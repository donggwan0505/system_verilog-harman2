==> flow/design.v <==
`timescale 1ns / 1ps
`timescale 1ns / 1ps
module AXI4_Lite_Master (
    input  logic        ACLK,
    input  logic        ARESETn,
    input  logic [31:0] addr,
    input  logic [31:0] wdata,
    input  logic        write,
    input  logic        transfer,
    output logic [31:0] rdata,
    output logic        ready,
    output logic [ 3:0] AWADDR,
    output logic        AWVALID,
    input  logic        AWREADY,
    output logic [31:0] WDATA,
    output logic        WVALID,
    input  logic        WREADY,
    input  logic [ 1:0] BRESP,
    input  logic        BVALID,
    output logic        BREADY,
    output logic [ 3:0] ARADDR,
    output logic        ARVALID,
    input  logic        ARREADY,
    input  logic [31:0] RDATA,
    input  logic        RVALID,
    output logic        RREADY,
    input  logic [ 1:0] RRESP
);
    logic w_ready, r_ready;
    logic [31:0] rdata_slv;
    assign ready = w_ready | r_ready;
    assign rdata = rdata_slv;
    typedef enum { 
        AW_IDLE_S,
        AW_VALID_S
    } aw_state_e;
    aw_state_e aw_state, aw_state_next;
    always_ff @( posedge ACLK) begin
        if (!ARESETn) begin  
            aw_state <= AW_IDLE_S;
        end else begin
            aw_state <= aw_state_next;
        end
    end
    always_comb begin
        aw_state_next = aw_state;
        AWVALID       = 1'b0;
        AWADDR        = addr[3:0];
        case (aw_state)
            AW_IDLE_S: begin
                AWVALID = 1'b0;
                if(transfer & write) begin
                    aw_state_next = AW_VALID_S;
                end
            end
            AW_VALID_S: begin
                AWADDR  = addr;
                AWVALID = 1'b1;
                if (AWVALID & AWREADY) begin
                    aw_state_next = AW_IDLE_S;
                end
            end  
        endcase
    end
    typedef enum { 
        W_IDLE_S,
        W_VALID_S
    } w_state_e;
    w_state_e w_state, w_state_next;
    always_ff @( posedge ACLK) begin
        if (!ARESETn) begin  
            w_state <= W_IDLE_S;
        end else begin
            w_state <= w_state_next;
        end
    end
    always_comb begin
        w_state_next = w_state;
        WVALID       = 1'b0;
        WDATA        = wdata;
        case (w_state)
            W_IDLE_S: begin
                WVALID = 1'b0;
                if(transfer & write) begin
                    w_state_next = W_VALID_S;
                end
            end
            W_VALID_S: begin
                WDATA = wdata;
                WVALID = 1'b1;
                if (WVALID & WREADY) begin
                    w_state_next = W_IDLE_S;
                end
            end  
        endcase
    end
    typedef enum { 
        B_IDLE_S,
        B_READY_S
    } b_state_e;
    b_state_e b_state, b_state_next;
    always_ff @( posedge ACLK) begin
        if (!ARESETn) begin  
            b_state <= B_IDLE_S;
        end else begin
            b_state <= b_state_next;
        end
    end
    always_comb begin
        b_state_next = b_state;
        BREADY       = 1'b0;
        w_ready        = 1'b0;
        case (b_state)
            B_IDLE_S: begin
                BREADY = 1'b0;
                if(BVALID) begin
                    b_state_next = B_READY_S;
                end
            end
            B_READY_S: begin
                BREADY = 1'b1;
                if (BVALID & BREADY) begin
                    b_state_next = B_IDLE_S;
                    w_ready        = 1'b1;
                end
            end  
        endcase
    end
    typedef enum { 
        AR_IDLE_S,
        AR_VALID_S
    } ar_state_e;
    ar_state_e ar_state, ar_state_next;
    always_ff @( posedge ACLK) begin
        if (!ARESETn) begin  
            ar_state <= AR_IDLE_S;
        end else begin
            ar_state <= ar_state_next;
        end
    end
    always_comb begin
        ar_state_next = ar_state;
        ARVALID       = 1'b0;
        ARADDR        = addr[3:0];
        case (ar_state)
            AR_IDLE_S: begin
                ARVALID = 1'b0;
                if(transfer & !(write)) begin
                    ar_state_next = AR_VALID_S;
                end
            end
            AR_VALID_S: begin
                ARADDR  = addr;
                ARVALID = 1'b1;
                if (ARVALID & ARREADY) begin
                    ar_state_next = AR_IDLE_S;
                end
            end  
        endcase
    end
    logic rd_inflight;
    always_ff @(posedge ACLK or negedge ARESETn) begin
    if (!ARESETn) rd_inflight <= 1'b0;
    else begin
        if (ARVALID && ARREADY) rd_inflight <= 1'b1;
        if (RVALID && RREADY)   rd_inflight <= 1'b0;
    end
    end
    typedef enum logic { R_IDLE_S, R_READY_S } r_state_e;
    r_state_e r_state, r_state_next;
    always_ff @(posedge ACLK or negedge ARESETn) begin
    if (!ARESETn) r_state <= R_IDLE_S;
    else          r_state <= r_state_next;
    end
    always_ff @(posedge ACLK or negedge ARESETn) begin
    if (!ARESETn) begin
        rdata_slv <= '0;
        r_ready   <= 1'b0;
    end else begin
        r_ready <= 1'b0;
        if (r_state == R_READY_S && RVALID) begin
        rdata_slv <= RDATA;
        r_ready   <= 1'b1;
        end
    end
    end
    always_comb begin
    r_state_next = r_state;
    RREADY       = 1'b0;
    unique case (r_state)
        R_IDLE_S : if (rd_inflight) r_state_next = R_READY_S;
        R_READY_S: begin
        RREADY = 1'b1;                 
        if (RVALID) r_state_next = R_IDLE_S;
        end
    endcase
    end
endmodule
module AXI4_Lite_Slave (
    input  logic        ACLK,
    input  logic        ARESETn,
    input  logic [3:0]  AWADDR,
    input  logic        AWVALID,
    output logic        AWREADY,
    input  logic [31:0] WDATA,
    input  logic        WVALID,
    output logic        WREADY,
    output logic [1:0]  BRESP,
    output logic        BVALID,
    input  logic        BREADY,
    input  logic [3:0]  ARADDR,
    input  logic        ARVALID,
    output logic        ARREADY,
    output logic [31:0] RDATA,
    output logic        RVALID,
    input  logic        RREADY,
    output logic [1:0]  RRESP
);
    logic [31:0] slv_reg [0:3];
    wire aw_hs = AWVALID & AWREADY;
    wire w_hs  = WVALID  & WREADY;
    wire ar_hs = ARVALID & ARREADY;
    typedef enum { AW_IDLE_S, AW_READY_S } aw_state_e;
    aw_state_e aw_state, aw_state_next;
    always_ff @(posedge ACLK or negedge ARESETn) begin
        if (!ARESETn) aw_state <= AW_IDLE_S;
        else          aw_state <= aw_state_next;
    end
    always_comb begin
        aw_state_next = aw_state;
        AWREADY = 1'b0;
        unique case (aw_state)
            AW_IDLE_S: begin
                if (AWVALID) aw_state_next = AW_READY_S;
            end
            AW_READY_S: begin
                AWREADY = 1'b1;               
                aw_state_next = AW_IDLE_S;
            end
        endcase
    end
    typedef enum { W_IDLE_S, W_READY_S } w_state_e;
    w_state_e w_state, w_state_next;
    always_ff @(posedge ACLK or negedge ARESETn) begin
        if (!ARESETn) w_state <= W_IDLE_S;
        else          w_state <= w_state_next;
    end
    always_comb begin
        w_state_next = w_state;
        WREADY = 1'b0;
        unique case (w_state)
            W_IDLE_S: begin
                if (WVALID) w_state_next = W_READY_S;
            end
            W_READY_S: begin
                WREADY = 1'b1;                
                w_state_next = W_IDLE_S;
            end
        endcase
    end
    logic [3:0]  awaddr_q;
    logic [31:0] wdata_q;
    logic        aw_seen, w_seen;
    logic        wr_commit;   
    always_ff @(posedge ACLK or negedge ARESETn) begin
      if (!ARESETn) begin
        awaddr_q  <= '0;
        wdata_q   <= '0;
        aw_seen   <= 1'b0;
        w_seen    <= 1'b0;
        wr_commit <= 1'b0;
      end else begin
        wr_commit <= 1'b0;    
        if (aw_hs) begin
          awaddr_q <= AWADDR;    
          aw_seen  <= 1'b1;
        end
        if (w_hs) begin
          wdata_q <= WDATA;      
          w_seen  <= 1'b1;
        end
        if (aw_seen && w_seen) begin
          slv_reg[awaddr_q[3:2]] <= wdata_q;   
          aw_seen   <= 1'b0;
          w_seen    <= 1'b0;
          wr_commit <= 1'b1;                   
        end
      end
    end
    typedef enum { B_IDLE_S, B_VALID_S } b_state_e;
    b_state_e b_state, b_state_next;
    always_ff @(posedge ACLK or negedge ARESETn) begin
        if (!ARESETn) b_state <= B_IDLE_S;
        else          b_state <= b_state_next;
    end
    always_comb begin
        b_state_next = b_state;
        BVALID = 1'b0;
        BRESP  = 2'b00;                  
        unique case (b_state)
            B_IDLE_S: begin
                if (wr_commit)           
                    b_state_next = B_VALID_S;
            end
            B_VALID_S: begin
                BVALID = 1'b1;           
                if (BREADY)
                    b_state_next = B_IDLE_S;
            end
        endcase
    end
    typedef enum { AR_IDLE_S, AR_READY_S } ar_state_e;
    ar_state_e ar_state, ar_state_next;
    always_ff @(posedge ACLK or negedge ARESETn) begin
        if (!ARESETn) ar_state <= AR_IDLE_S;
        else          ar_state <= ar_state_next;
    end
    always_comb begin
        ar_state_next = ar_state;
        ARREADY = 1'b0;
        unique case (ar_state)
            AR_IDLE_S: begin
                if (ARVALID) ar_state_next = AR_READY_S;
            end
            AR_READY_S: begin
                ARREADY = 1'b1;          
                ar_state_next = AR_IDLE_S;
            end
        endcase
    end
    typedef enum { R_IDLE_S, R_VALID_S } r_state_e;
    r_state_e r_state, r_state_next;
    always_ff @(posedge ACLK or negedge ARESETn) begin
      if (!ARESETn) begin
        r_state <= R_IDLE_S;
        RVALID  <= 1'b0;
        RDATA   <= '0;
        RRESP   <= 2'b00;  
      end else begin
        r_state <= r_state_next;
        if (r_state == R_VALID_S && RVALID && RREADY)
          RVALID <= 1'b0;
        if (r_state == R_IDLE_S && ar_hs) begin
          RDATA  <= slv_reg[ARADDR[3:2]];
          RRESP  <= 2'b00;  
          RVALID <= 1'b1;
        end
      end
    end
    always_comb begin
      r_state_next = r_state;
      unique case (r_state)
        R_IDLE_S : if (ar_hs)                    r_state_next = R_VALID_S;
        R_VALID_S: if (RVALID && RREADY)         r_state_next = R_IDLE_S;
      endcase
    end
endmodule
Step by step through the tools: AXI4_Lite_Slave
What the tools print for AXI4_Lite_Slave, step after step.
Line numbers count from 1 in the design file above.
Cell names lack the library's common part.
{"block": "setup", "design": "AXI4_Lite_Slave", "clk_port": "ACLK", "library": "sky130hd", "lib_corner": "tt_025C_1v80"}

After elaboration
Yosys after proc, flatten, opt, wreduce and memory -nomap, before mapping. Print and check cells are not counted. Equal cells are merged and count once.
{"block": "word_totals", "reg_bits": 360, "in_bits": 47}
{"block": "classes", "n_eq": 18, "n_mux": 24, "logic": 3, "n_reduce_logical": 21}
{"block": "ops", "cell": "parallel mux 32 bit (select 2 bit)", "n": 5}
{"block": "ops", "cell": "2-to-1 mux 32 bit", "n": 7}
{"block": "ops", "cell": "equality test 32 x 1 -> 1 bit (second input constant)", "n": 5}
{"block": "ops", "cell": "logical NOT 32 bit", "n": 5}
{"block": "ops", "cell": "parallel mux 32 bit (select 4 bit)", "n": 1}
{"block": "ops", "cell": "!= test 2 bit (second input constant)", "n": 7}
{"block": "ops", "cell": "AND reduction 3 bit", "n": 4}
{"block": "ops", "cell": "equality test 2 bit (second input constant)", "n": 4}
{"block": "ops", "cell": "parallel mux 1 bit (select 2 bit)", "n": 4}
{"block": "ops", "cell": "2-to-1 mux 1 bit", "n": 7}
{"block": "ops", "cell": "nonzero test 2 bit", "n": 3}
{"block": "ops", "cell": "logical AND 1 bit", "n": 5}
{"block": "ops", "cell": "equality test 2 x 1 -> 1 bit (second input constant)", "n": 2}
{"block": "ops", "cell": "logical NOT 2 bit", "n": 2}
{"block": "ops", "cell": "AND reduction 2 bit", "n": 2}
{"block": "ops", "cell": "AND 1 bit", "n": 3}

Longest topological paths
Yosys ltp: most cells in a row. Word level: on the elaborated netlist, between registers, memories and ports. Mapped: between sequential cells and ports; inverters and the memories' decode and read muxes count.
{"block": "logic_depth", "word_depth": 5, "abc_area": 0, "mapped_depth": 4, "mapped_depth_nobuf": 2}

Mapped cells and area
The flow's flattened synthesis, as Yosys stat reports it; memories are mapped. The netlist is that of the ABC_AREA named above (0 if unset); the other value can give another one.
{"block": "by_type", "type": "edfxtp_1", "n": 128}
{"block": "by_type", "type": "dfrtp_1", "n": 75}
{"block": "by_type", "type": "mux4_2", "n": 30}
{"block": "by_type", "type": "mux2_4", "n": 30}
{"block": "by_type", "type": "mux2_2", "n": 36}
{"block": "by_type", "type": "dfstp_2", "n": 5}
{"block": "by_type", "type": "buf_12", "n": 3}
{"block": "by_type", "type": "mux4_1", "n": 2}
{"block": "by_type", "type": "buf_2", "n": 8}
{"block": "by_type", "type": "buf_4", "n": 4}
{"block": "by_type", "type": "nand2_1", "n": 7}
{"block": "by_type", "type": "and2_1", "n": 4}
{"block": "by_type", "type": "nand2b_1", "n": 3}
{"block": "by_type", "type": "a21o_1", "n": 2}
{"block": "by_type", "type": "buf_6", "n": 1}
{"block": "by_type", "type": "inv_1", "n": 3}
{"block": "by_type", "type": "nor2_1", "n": 3}
{"block": "by_type", "type": "a32o_1", "n": 1}
Not listed: further types 9, cells in them 12.
{"block": "mapped", "mapped_cells": 357, "yosys_area_mm2": 0.0077587, "sequential_area_mm2": 0.0058519, "flip_flops": 208, "n_buf": 18}

Path before layout
Source: OpenSTA report_checks on the synthesized netlist (no wires, ideal clock, input and output delay 20% of the period each), path of least setup slack; recovery checks are left aside. Register names are those of the netlist, which keeps one name where synthesis merged equal registers.
{"block": "synth_path", "path_type": "input -> register", "from": "in ARESETn", "to": "reg slv_reg[0][0]", "period_ps": 4310, "setup_ps": 461, "t_first_pin_ps": 862, "arrival_time_ps": 3159, "required_time_ps": 3849, "setup_slack_ps": 690, "delay_ps": 2758, "driving_pins": 2, "period_less_setup_slack_ps": 3620}
"delay_ps" is the arrival time less input delay plus setup time.
"driving_pins" counts driving pins, that of a launching flip-flop among them; a cell with two outputs on the path counts twice.
"period_less_setup_slack_ps" = period - worst setup slack (recovery checks aside). The figure is calculated, with input and output delays left at 20% of the set period.
Between the ends stands the longest chain of elaborated cells between them, by number of cells; it is not shown to be the way that was timed. Of several equally long chains one is given.
Each line given opens the expression or statement behind the cell; cells for indexed reads and writes are added by Yosys, which also makes memories of some case tables.
Lines with a computed index may be missing from the assigning lines.
{"block": "synth_between", "path_cell_list": "nand3_1 -> nor3_1", "elab_chain_cells": 1, "cells_between": 1, "cone_lines": 0, "classes_between": "reduce/logical: 1"}
{"block": "synth_lines", "element": "start: declaration", "line_no": 201, "text": "input  logic        ARESETn,"}
{"block": "synth_lines", "element": "AND reduction 3 bit"}
{"block": "synth_lines", "element": "end: declaration", "line_no": 219, "text": "logic [31:0] slv_reg [0:3];"}

Timing after layout
From the final timing report of record 1: the path of least setup slack in the routed layout; clock arrival at registers is part of the times.
The report prints the path's times to 10 ps; the period is as set.
{"block": "layout_path", "path_type": "input -> register", "from": "in ARVALID", "to": "reg RDATA[2]", "period_ps": 4320, "setup_ps": 110, "t_first_pin_ps": 860, "arrival_time_ps": 2690, "required_time_ps": 4680, "setup_slack_ps": 2000, "driving_pins": 4}
Between the ends stands the longest chain of elaborated cells between them, by number of cells; it is not shown to be the way that was timed. Of several equally long chains one is given.
{"block": "layout_between", "path_cell_list": "clkdlybuf4s50_1 -> and3_2 -> buf_4 -> mux2_4", "elab_chain_cells": 2, "cells_between": 2, "cone_lines": 2, "classes_between": "logic: 1; reduce/logical: 1"}
{"block": "layout_lines", "element": "start: declaration", "line_no": 212, "text": "input  logic        ARVALID,"}
{"block": "layout_lines", "element": "AND 1 bit", "line_no": 222, "text": "wire ar_hs = ARVALID & ARREADY;"}
{"block": "layout_lines", "element": "logical AND 1 bit", "line_no": 343, "text": "if (r_state == R_IDLE_S && ar_hs) begin"}
{"block": "layout_lines", "element": "end: assignment", "line_no": 337, "text": "RDATA   <= '0;"}
{"block": "layout_lines", "element": "end: assignment", "line_no": 344, "text": "RDATA  <= slv_reg[ARADDR[3:2]];"}
{"block": "layout_lines", "element": "end: declaration", "line_no": 214, "text": "output logic [31:0] RDATA,"}

# Flow runs of AXI4_Lite_Slave

Below are 2 stored runs of the flow (Yosys, OpenROAD; platform sky130hd) on AXI4_Lite_Slave, each with its settings and what was measured, unordered. Constraints: input delay and output delay 20% of the set period each, output load 0.01 pF.
"timing.worst_path_ps" = time allowed to the worst setup path (clock period - input delay - output delay, where it has them) - its slack; a late launch clock adds to it, a late capture clock takes from it.
"fin_power_uw" is the tool's figure for a default switching activity; nothing was simulated.
"timing.worst_path_ps" is known to 10 ps.

Record 1
==> flow/run.sh <==
#!/bin/bash
# the make line also repeats the synthesis and layout settings of config.mk as NAME=value (left out here)
make -C /OpenROAD-flow-scripts/flow DESIGN_CONFIG=/design/flow/config.mk WORK_HOME=/design/flow/orfs CLKGATE_MAP_FILE= finish
==> flow/config.mk <==
export PLATFORM = sky130hd
export DESIGN_NAME = AXI4_Lite_Slave
export DESIGN_NICKNAME = AXI4_Lite_Slave
export VERILOG_FILES = /design/flow/design.v
export SDC_FILE = /design/flow/constraint.sdc
export NUM_CORES = 4
export LEC_CHECK = 0
export CAP_MARGIN = 20
export CORE_MARGIN = 2
export CORE_UTILIZATION = 56
export SLEW_MARGIN = 20
==> flow/constraint.sdc <==
create_clock -name core_clock -period 4.32 [get_ports {ACLK}]
set_input_delay 0.8640 -clock core_clock [delete_from_list [all_inputs] [get_ports {ACLK}]]
set_output_delay 0.8640 -clock core_clock [all_outputs]
set_load 0.01 [all_outputs]

==> results of record 1, as JSON <==
{
  "fin_power_uw": 4347,
  "setup_worst_slack_ps": 1996,
  "die_footprint_mm2": 0.0148121,
  "finish.utilization_frac": 0.684,
  "synth_chip_area_mm2": 0.0077587,
  "timing.worst_path_ps": 1460,
  "path_kind": "input -> register"
}

Record 2
==> flow/run.sh <==
#!/bin/bash
# the make line also repeats the synthesis and layout settings of config.mk as NAME=value (left out here)
make -C /OpenROAD-flow-scripts/flow DESIGN_CONFIG=/design/flow/config.mk WORK_HOME=/design/flow/orfs CLKGATE_MAP_FILE= finish
==> flow/config.mk <==
export PLATFORM = sky130hd
export DESIGN_NAME = AXI4_Lite_Slave
export DESIGN_NICKNAME = AXI4_Lite_Slave
export VERILOG_FILES = /design/flow/design.v
export SDC_FILE = /design/flow/constraint.sdc
export NUM_CORES = 4
export LEC_CHECK = 0
export CAP_MARGIN = 0
export CORE_MARGIN = 6
export CORE_UTILIZATION = 44
export CTS_CLUSTER_DIAMETER = 267
export CTS_CLUSTER_SIZE = 100
export GPL_ROUTABILITY_DRIVEN = 1
export MAX_ROUTING_LAYER = met5
export PLACE_DENSITY_LB_ADDON = 0.07
export SETUP_SLACK_MARGIN = -0.52
export SLEW_MARGIN = 20
==> flow/constraint.sdc <==
create_clock -name core_clock -period 7.03 [get_ports {ACLK}]
set_input_delay 1.4060 -clock core_clock [delete_from_list [all_inputs] [get_ports {ACLK}]]
set_output_delay 1.4060 -clock core_clock [all_outputs]
set_load 0.01 [all_outputs]

==> results of record 2, as JSON <==
{
  "fin_power_uw": 2150,
  "setup_worst_slack_ps": 4011,
  "die_footprint_mm2": 0.0209641,
  "finish.utilization_frac": 0.52,
  "synth_chip_area_mm2": 0.0077587,
  "timing.worst_path_ps": 1610,
  "path_kind": "register -> output"
}
